==> flow/design.v <==
`timescale 1ns / 1ns
module top #(
    parameter NO_OF_LEDS = 4
)
(
    input clk,
    input resetn,
	output ser_tx,
	input  ser_rx,
    output [NO_OF_LEDS-1:0] led,
    output reset_led
);  
    parameter MEM_WORDS = 8192;
    parameter [ 0:0] ENABLE_COUNTERS = 1;
    parameter [ 0:0] ENABLE_COUNTERS64 = 1;
    parameter [ 0:0] ENABLE_REGS_16_31 = 1;
    parameter [ 0:0] ENABLE_REGS_DUALPORT = 1;
    parameter [ 0:0] LATCHED_MEM_RDATA = 0; 
    parameter [ 0:0] TWO_STAGE_SHIFT = 0;
    parameter [ 0:0] BARREL_SHIFTER = 1;
    parameter [ 0:0] TWO_CYCLE_COMPARE = 0;
    parameter [ 0:0] TWO_CYCLE_ALU = 0;
    parameter [ 0:0] COMPRESSED_ISA = 1;
    parameter [ 0:0] CATCH_MISALIGN = 1;
    parameter [ 0:0] CATCH_ILLINSN = 1;
    parameter [ 0:0] ENABLE_PCPI = 0;
    parameter [ 0:0] ENABLE_MUL = 1;
    parameter [ 0:0] ENABLE_FAST_MUL = 0;
    parameter [ 0:0] ENABLE_DIV = 1;
    parameter [ 0:0] ENABLE_IRQ = 0;
    parameter [ 0:0] ENABLE_IRQ_QREGS = 0;
    parameter [ 0:0] ENABLE_IRQ_TIMER = 0;
    parameter [ 0:0] ENABLE_TRACE = 0;
    parameter [ 0:0] REGS_INIT_ZERO = 0;
    parameter [31:0] MASKED_IRQ = 32'h 0000_0000;
    parameter [31:0] LATCHED_IRQ = 32'h ffff_ffff;
    parameter [31:0] PROGADDR_RESET = 32'h 0000_0000;
    parameter [31:0] PROGADDR_IRQ = 32'h 0000_0000;
    parameter [31:0] STACKADDR = 32'd 8000;
    wire mem_valid;
    wire mem_instr;
    wire mem_ready;
    wire [31:0] mem_addr;
    wire [31:0] mem_wdata;
    wire [3:0] mem_wstrb;
    wire [31:0] mem_rdata;
    reg ram_ready;
    wire [31:0] ram_rdata;
    wire [31:0] led_rdata;
    wire led_sel = mem_valid && (mem_addr == 32'h 0200_0000); 
    wire        simpleuart_reg_div_sel = mem_valid && (mem_addr == 32'h 0200_0004);  
	wire [31:0] simpleuart_reg_div_do;
	wire        simpleuart_reg_dat_sel = mem_valid && (mem_addr == 32'h 0200_0008);  
	wire [31:0] simpleuart_reg_dat_do;
	wire        simpleuart_reg_dat_wait;
    assign mem_ready = ram_ready || led_sel ||
			simpleuart_reg_div_sel || (simpleuart_reg_dat_sel && !simpleuart_reg_dat_wait);
	assign mem_rdata =  ram_ready ? ram_rdata : simpleuart_reg_div_sel ? simpleuart_reg_div_do :
			simpleuart_reg_dat_sel ? simpleuart_reg_dat_do : led_sel ? led_rdata : 32'h 0000_0000;
    always @(posedge clk)
        ram_ready <= mem_valid && !mem_ready && mem_addr < 4*MEM_WORDS;
       picorv32 #(
        .ENABLE_COUNTERS(ENABLE_COUNTERS),
        .ENABLE_COUNTERS64(ENABLE_COUNTERS64),
        .ENABLE_REGS_16_31(ENABLE_REGS_16_31),
        .ENABLE_REGS_DUALPORT(ENABLE_REGS_DUALPORT),
        .LATCHED_MEM_RDATA(LATCHED_MEM_RDATA),
        .TWO_STAGE_SHIFT(TWO_STAGE_SHIFT),
        .BARREL_SHIFTER(BARREL_SHIFTER),
        .TWO_CYCLE_COMPARE(TWO_CYCLE_COMPARE),
        .TWO_CYCLE_ALU(TWO_CYCLE_ALU),
        .COMPRESSED_ISA(COMPRESSED_ISA),
        .CATCH_MISALIGN(CATCH_MISALIGN),
        .CATCH_ILLINSN(CATCH_ILLINSN),
        .ENABLE_PCPI(ENABLE_PCPI),
        .ENABLE_MUL(ENABLE_MUL),
        .ENABLE_FAST_MUL(ENABLE_FAST_MUL),
        .ENABLE_DIV(ENABLE_DIV),
        .ENABLE_IRQ(ENABLE_IRQ),
        .ENABLE_IRQ_QREGS(ENABLE_IRQ_QREGS),
        .ENABLE_IRQ_TIMER(ENABLE_IRQ_TIMER),
        .ENABLE_TRACE(ENABLE_TRACE),
        .REGS_INIT_ZERO(REGS_INIT_ZERO),
        .MASKED_IRQ(MASKED_IRQ),
        .LATCHED_IRQ(LATCHED_IRQ),
        .PROGADDR_RESET(PROGADDR_RESET),
        .PROGADDR_IRQ(PROGADDR_IRQ),
        .STACKADDR(STACKADDR)
    ) cpu (
        .clk(clk),
        .resetn(resetn),
        .mem_valid(mem_valid),
        .mem_instr(mem_instr),
        .mem_ready(mem_ready),
        .mem_addr(mem_addr),
        .mem_wdata(mem_wdata),
        .mem_rdata(mem_rdata),
        .mem_wstrb(mem_wstrb),
        .trap(),
        .mem_la_read(),        
        .mem_la_write(),       
        .mem_la_addr(),        
        .mem_la_wdata(),       
        .mem_la_wstrb(),       
        .pcpi_valid(),         
        .pcpi_insn(),          
        .pcpi_rs1(),          
        .pcpi_rs2(),          
        .pcpi_wr(),           
        .pcpi_rd(),           
        .pcpi_wait(),         
        .pcpi_ready(),        
        .irq(32'b0),           
        .eoi(),           
        .trace_valid(),       
        .trace_data() 
    );
    simpleuart simpleuart (
		.clk         (clk         ),
		.resetn      (resetn      ),
		.ser_tx      (ser_tx      ),
		.ser_rx      (ser_rx      ),
		.reg_div_we  (simpleuart_reg_div_sel ? mem_wstrb : 4'b 0000),
		.reg_div_di  (mem_wdata),
		.reg_div_do  (simpleuart_reg_div_do),
		.reg_dat_we  (simpleuart_reg_dat_sel ? mem_wstrb[0] : 1'b 0),
		.reg_dat_re  (simpleuart_reg_dat_sel && !mem_wstrb),
		.reg_dat_di  (mem_wdata),
		.reg_dat_do  (simpleuart_reg_dat_do),
		.reg_dat_wait(simpleuart_reg_dat_wait)
	);
    memory #(
        .WORDS(MEM_WORDS)
    ) ram (
        .clk(clk),
        .wen((mem_valid && !mem_ready && mem_addr < 4*MEM_WORDS) ? mem_wstrb : 4'b0),
        .addr(mem_addr[23:2]),
        .wdata(mem_wdata),
        .rdata(ram_rdata)
    );
    led_module device (
        .clk(clk),
        .resetn(resetn),
        .wen(led_sel ? mem_wstrb : 4'b0),
        .wdata(mem_wdata),
        .rdata(led_rdata)
    );
    assign led = led_rdata[NO_OF_LEDS-1:0];
    assign reset_led = resetn;
endmodule
module led_module (
    input clk,
    input resetn,
    input [3:0] wen,
    input [31:0] wdata,
    output reg [31:0] rdata
);
    (* syn_keep *) reg [31:0] device_reg;
    always @(posedge clk) begin
        if (!resetn) 
            device_reg <= 32'h0;
        else if (|wen) begin 
            if (wen[0]) device_reg[7:0]   <= wdata[7:0];
            if (wen[1]) device_reg[15:8]  <= wdata[15:8];
            if (wen[2]) device_reg[23:16] <= wdata[23:16];
            if (wen[3]) device_reg[31:24] <= wdata[31:24];
        end
    end
    always @(*) begin
        rdata = device_reg;
    end
endmodule
* Reports on led_module
Tool output for the design above, in the order of the flow.
Lines are those of the file above, counted from 1.
Operators carry their Yosys type and port widths (W data, S select, Z words).
Library cell names are shortened.
Not given: --
- Top :: led_module
- Clock input :: clk
- Standard-cell library :: sky130hd
- Corner :: tt_025C_1v80

* Word-level counts
Counts by Yosys on the flattened word-level netlist (proc, flatten, opt, wreduce; memories kept). Register bits leave out memories and registers merged into their read ports (data or address); mux counts leave out enables and synchronous resets folded into registers. Print and check cells are left out. Cells with the same type and inputs are merged into one.
- Reductions and logical operators :: 5
** Operators with widths (number)
- $reduce_and A2 Y1 :: 4
- $reduce_or A4 Y1 :: 1
- Register bits :: 32
- Input port bits :: 38

* Depth
Longest topological path by Yosys (ltp), each cell counted once; first at word level (registers and memories cut), then after technology mapping (sequential cells cut; the memories' decode and read muxes count).
- Depth in word-level cells :: 2
- ABC_AREA :: 0
- Depth in mapped cells :: 3
- Gate-level depth less buffers :: 2

* Netlist
Source: synth_stat.txt of the flow (Yosys; design flattened, memories mapped). It holds for the ABC_AREA given above (unset counts as 0); a run with the other value may have another netlist.
** Cells by type
- dfxtp_1 :: number 32, area in all 640.614 um2
- mux2i_1 :: number 32, area in all 320.307 um2
- nor2b_1 :: number 32, area in all 200.192 um2
- buf_6 :: number 4, area in all 45.043 um2
- buf_2 :: number 3, area in all 15.014 um2
- Standard cells after synthesis :: 103
- Chip area (Yosys) :: 1221.2 um2
- Flip-flops :: 32
- Buffers :: 7

* Timing after synthesis
Source: OpenSTA report_checks on the synthesized netlist (no wires, ideal clock, input and output delay 20% of the period each), path of least setup slack; recovery checks are left aside. Register names are those of the netlist, which keeps one name where synthesis merged equal registers.
- Path type :: register to register
- Start point :: reg (no name shown)
- End point :: reg device_reg[0]
- Period :: 711 ps
- Setup time :: 116 ps
- Time at the first pin :: 0 ps
- Data arrival time :: 483 ps
- Path slack :: 112 ps
- Delay of the path :: 599 ps
- Driving pins on the path :: 3
- Synthesis period reached :: 599 ps
"delay of the path" is the arrival time less input delay plus setup time.
"driving pins on the path" counts driving pins, that of a launching flip-flop among them; a cell with two outputs on the path counts twice.
"synthesis period reached" = period - worst setup slack (recovery checks aside). The figure is calculated, with input and output delays left at 20% of the set period.
- Cells stage by stage :: dfxtp_1 > mux2i_1 > nor2b_1
** Ends and longest elaborated chain, after synthesis
- to (assign) :: RTL line 161 : device_reg <= 32'h0;
- to (assign) :: RTL line 163 : if (wen[0]) device_reg[7:0]   <= wdata[7:0];
- to (decl) :: RTL line 158 : (* syn_keep *) reg [31:0] device_reg;
No chain of elaborated cells between the ends is given.

* Worst path after layout
Path of least setup slack in the final report of stored run 2 (OpenROAD, finished layout, wires in). Where an end is a register, its clock arrival counts in the times.
The report prints the path's times to 10 ps; the period is as set.
- Path type :: register to output
- Start point :: reg device_reg[11]
- End point :: out rdata[11]
- Period :: 757 ps
- Output delay :: 150 ps
- Time at the first pin :: 320 ps
- Data arrival time :: 780 ps
- Path slack :: -180 ps
- Driving pins on the path :: 2
- Cells stage by stage :: dfxtp_2 > buf_6
- Cells in the longest elaborated chain :: 0
- Elaborated cells on any way between the ends :: 0
** Ends and longest elaborated chain, post-layout
- from (decl) :: RTL line 158 : (* syn_keep *) reg [31:0] device_reg;
- from (assign) :: RTL line 161 : device_reg <= 32'h0;
- from (assign) :: RTL line 164 : if (wen[1]) device_reg[15:8]  <= wdata[15:8];
- to (decl) :: RTL line 156 : output reg [31:0] rdata

2 stored runs of led_module in the flow (synthesis by Yosys, layout by OpenROAD, sky130hd cells), in arbitrary order. Constraints: input delay and output delay 20% of the set period each, output load 0.01 pF.
"critical path time" = time allowed to the worst setup path (clock period - input delay - output delay, where it has them) - its slack; a late launch clock adds to it, a late capture clock takes from it.
"total design power": no workload was simulated; the value follows from the tool's default switching activity.
"critical path time" is given in steps of 10 ps.

* Stored run 1
** Files
==> flow/run.sh <==
#!/bin/bash
# the make line also repeats the synthesis and layout settings of config.mk as NAME=value (left out here)
make -C /OpenROAD-flow-scripts/flow DESIGN_CONFIG=/design/flow/config.mk WORK_HOME=/design/flow/orfs CLKGATE_MAP_FILE= finish
==> flow/config.mk <==
export PLATFORM = sky130hd
export DESIGN_NAME = led_module
export DESIGN_NICKNAME = led_module
export VERILOG_FILES = /design/flow/design.v
export SDC_FILE = /design/flow/constraint.sdc
export NUM_CORES = 4
export LEC_CHECK = 0
export CAP_MARGIN = 20
export CELL_PAD_IN_SITES_DETAIL_PLACEMENT = 1
export CELL_PAD_IN_SITES_GLOBAL_PLACEMENT = 0
export CORE_ASPECT_RATIO = 1.93
export CORE_MARGIN = 2
export CORE_UTILIZATION = 61
export CTS_CLUSTER_SIZE = 40
export GPL_ROUTABILITY_DRIVEN = 1
export MAX_ROUTING_LAYER = met4
export MIN_ROUTING_LAYER = met2
export PLACE_DENSITY_LB_ADDON = 0.26
export SETUP_SLACK_MARGIN = -0.01
export SLEW_MARGIN = 0
==> flow/constraint.sdc <==
create_clock -name core_clock -period 0.618 [get_ports {clk}]
set_input_delay 0.1236 -clock core_clock [delete_from_list [all_inputs] [get_ports {clk}]]
set_output_delay 0.1236 -clock core_clock [all_outputs]
set_load 0.01 [all_outputs]
** Results
Stopped before the end: placement reported FLW-0024.

* Stored run 2
** Files
==> flow/run.sh <==
#!/bin/bash
# the make line also repeats the synthesis and layout settings of config.mk as NAME=value (left out here)
make -C /OpenROAD-flow-scripts/flow DESIGN_CONFIG=/design/flow/config.mk WORK_HOME=/design/flow/orfs CLKGATE_MAP_FILE= finish
==> flow/config.mk <==
export PLATFORM = sky130hd
export DESIGN_NAME = led_module
export DESIGN_NICKNAME = led_module
export VERILOG_FILES = /design/flow/design.v
export SDC_FILE = /design/flow/constraint.sdc
export NUM_CORES = 4
export LEC_CHECK = 0
export CAP_MARGIN = 20
export CORE_MARGIN = 2
export CORE_UTILIZATION = 40
export SLEW_MARGIN = 20
==> flow/constraint.sdc <==
create_clock -name core_clock -period 0.757 [get_ports {clk}]
set_input_delay 0.1514 -clock core_clock [delete_from_list [all_inputs] [get_ports {clk}]]
set_output_delay 0.1514 -clock core_clock [all_outputs]
set_load 0.01 [all_outputs]
** Results
- Netlist area reported by Yosys :: 1221.2 um2
- Setup slack of the worst path :: -177 ps
- Critical path time :: 780 ps
- Worst setup path type :: register to output
- Die footprint :: 3511.2 um2
- Utilization in the final report :: 71.9%
- Standard-cell area after routing :: 2142.1 um2
- Total design power :: 3.864 mW
